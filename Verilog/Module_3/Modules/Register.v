==> flow/design.v <==
module Register (
    input [15:0] in,
    input load,
    input clk,
    output [15:0] out
);
    genvar i;
    generate
        for (i = 0; i < 16; i = i + 1) begin : bits
            Bit b (.in(in[i]), .load(load), .clk(clk), .out(out[i]));
        end
    endgenerate
endmodule
module Bit (
    input in,
    input load,
    input clk,
    output reg out
);
    always @(posedge clk) begin
        if (load)
            out <= in;
    end
endmodule
* Tool chain data of Register
What the tools print for Register, step after step. Lines are those of the file above, counted from 1. Library cell names are shortened. The mark - stands for no value.
Design: design top Register, clock input clk, standard-cell library sky130hd, corner tt_025C_1v80

* Word-level counts
Yosys after proc, flatten, opt, wreduce and memory -nomap, before mapping. Enables and synchronous resets that opt folds into registers are not counted as muxes. Memory bits, and registers merged into a memory's read port (data or address), are not among the register bits. Print and check cells are not counted. Equal cells are merged and count once.
Storage and ports: register bits after elaboration 16, bits in latches 0, memory bits (writable) 0, memory bits (read-only) 0, word width x clocked read ports 0, memories kept 0, input bits 18, elaborated cells 16
Cells by class: $add $sub $neg 0, multipliers 0, divide/modulo/power cells 0, order comparisons 0, eq/ne operators 0, shifts and indexed selects 0, mux-type cells 0, bitwise logic cells 0, reduce/logical cells 0

* Depth
Yosys ltp: most cells in a row. Word level: on the elaborated netlist, between registers, memories and ports. Mapped: between sequential cells and ports; inverters and the memories' decode and read muxes count.
Depth: depth after elaboration 0, ABC_AREA 0, depth in mapped cells 1

* After synthesis
Yosys stat after the flow's synthesis: flattened, memories mapped to cells. It holds for the ABC_AREA given above (unset counts as 0); a run with the other value may have another netlist.
Synthesis totals: mapped cells 32, cell area after synthesis 600.6 sq um, area of sequential cells 480.5 sq um, mapped flip-flops 16
Cell types:
- edfxtp_1 | count 16, area in all 480.461 sq um
- buf_4 | count 16, area in all 120.115 sq um
By module: a second synthesis without flattening, with its own total; a netlist apart from the flattened one above.
Second synthesis, totals: cell total of the unflattened synthesis 16, area total of the unflattened synthesis 480.5 sq um
Each row is one instance without its submodules.
By module:
- Bit | instances 16, cells 1, area 30.0 sq um, seq. area 30.0 sq um
- Register | instances 1, cells 0, area 0.0 sq um, seq. area 0.0 sq um

* Timing after synthesis
OpenSTA on the mapped netlist: ideal clock, no wires. The path of least setup slack (recovery checks aside). Input and output delay are each 20% of the period. Register names are those of the netlist, which keeps one name where synthesis merged equal registers.
Timing path post-synthesis: kind register to output, start reg bits[0].b.out, end out out[0], period 0.582 ns, external output delay 0.116 ns, launch time at the first pin 0.000 ns, arrival time 0.476 ns, slack -0.010 ns, delay of the path 0.476 ns, stages on the path 2, buffers on the path 1, synthesis period reached 0.592 ns
"delay of the path" = arrival - input delay + setup time. At an output port there is no setup time. "stages on the path" counts driving pins, that of a launching flip-flop among them; a cell with two outputs on the path counts twice. "synthesis period reached" = period - worst setup slack (recovery checks aside). The figure is calculated, with input and output delays left at 20% of the set period.
On the way, post-synthesis: cells stage by stage edfxtp_1 buf_4, cells in the longest elaborated chain 0, elaborated cells on any way between the ends 0, RTL lines with such cells 0
RTL lines, path post-synthesis:
- from (decl) | RTL line 18 | output reg out
- from (assign) | RTL line 22 | out <= in;
- to (decl) | RTL line 5 | output [15:0] out

* Path in the finished layout
From the final timing report of job 1: the path of least setup slack in the routed layout; clock arrival at registers is part of the times.
Timing path post-layout: kind register to output, start reg bits[2].b.out, end out out[2], period 0.393 ns, external output delay 0.08 ns, launch time at the first pin 0.27 ns, arrival time 0.80 ns, slack -0.49 ns, stages on the path 2, buffers on the path 1
On the way, post-layout: cells stage by stage edfxtp_1 buf_2, cells in the longest elaborated chain 0, elaborated cells on any way between the ends 0, RTL lines with such cells 0
RTL lines, path post-layout:
- from (decl) | RTL line 18 | output reg out
- from (assign) | RTL line 22 | out <= in;
- to (decl) | RTL line 5 | output [15:0] out

## Implementation results

Below are 2 stored runs of the flow (Yosys, OpenROAD; platform sky130hd) on Register, each with its settings and what was measured, unordered. Constraints: input delay and output delay 20% of the set period each, output load 0.01 pF.
"achieved clock period" = clock period - worst setup slack. The figure is calculated, with input and output delays left at 20% of the set period.
By "worst setup path time" is meant the share of the clock period that the worst setup path is allowed (20% is reserved at inputs, 20% at outputs), minus its slack. Clock arrival times at its registers enter into it.
[job 1] settings: period_ns=0.393, CORE_UTILIZATION=30, SETUP_SLACK_MARGIN=-0.01, PLACE_DENSITY_LB_ADDON=0.03, GPL_ROUTABILITY_DRIVEN=1, CTS_CLUSTER_SIZE=93, SLEW_MARGIN=35, CAP_MARGIN=20, CORE_MARGIN=2
[job 1] result: chip area after synthesis (Yosys) 600.6 sq um, die area 2375.6 sq um, standard-cell area of the final layout 784.5 sq um, utilization 40.8%, worst setup slack after layout -0.490 ns, total negative slack -7.408 ns, worst hold slack 0.093 ns, achieved clock period 0.883 ns, worst setup path time 0.80 ns, worst setup path kind register to output
[job 2] settings: period_ns=0.361, CORE_UTILIZATION=71, SETUP_SLACK_MARGIN=0.06, PLACE_DENSITY_LB_ADDON=0.21, CORE_ASPECT_RATIO=0.6, ABC_AREA=0, MIN_ROUTING_LAYER=met2, CAP_MARGIN=20, CORE_MARGIN=2, SLEW_MARGIN=20
[job 2] result: did not finish, floorplanning stopped with PDN-0185
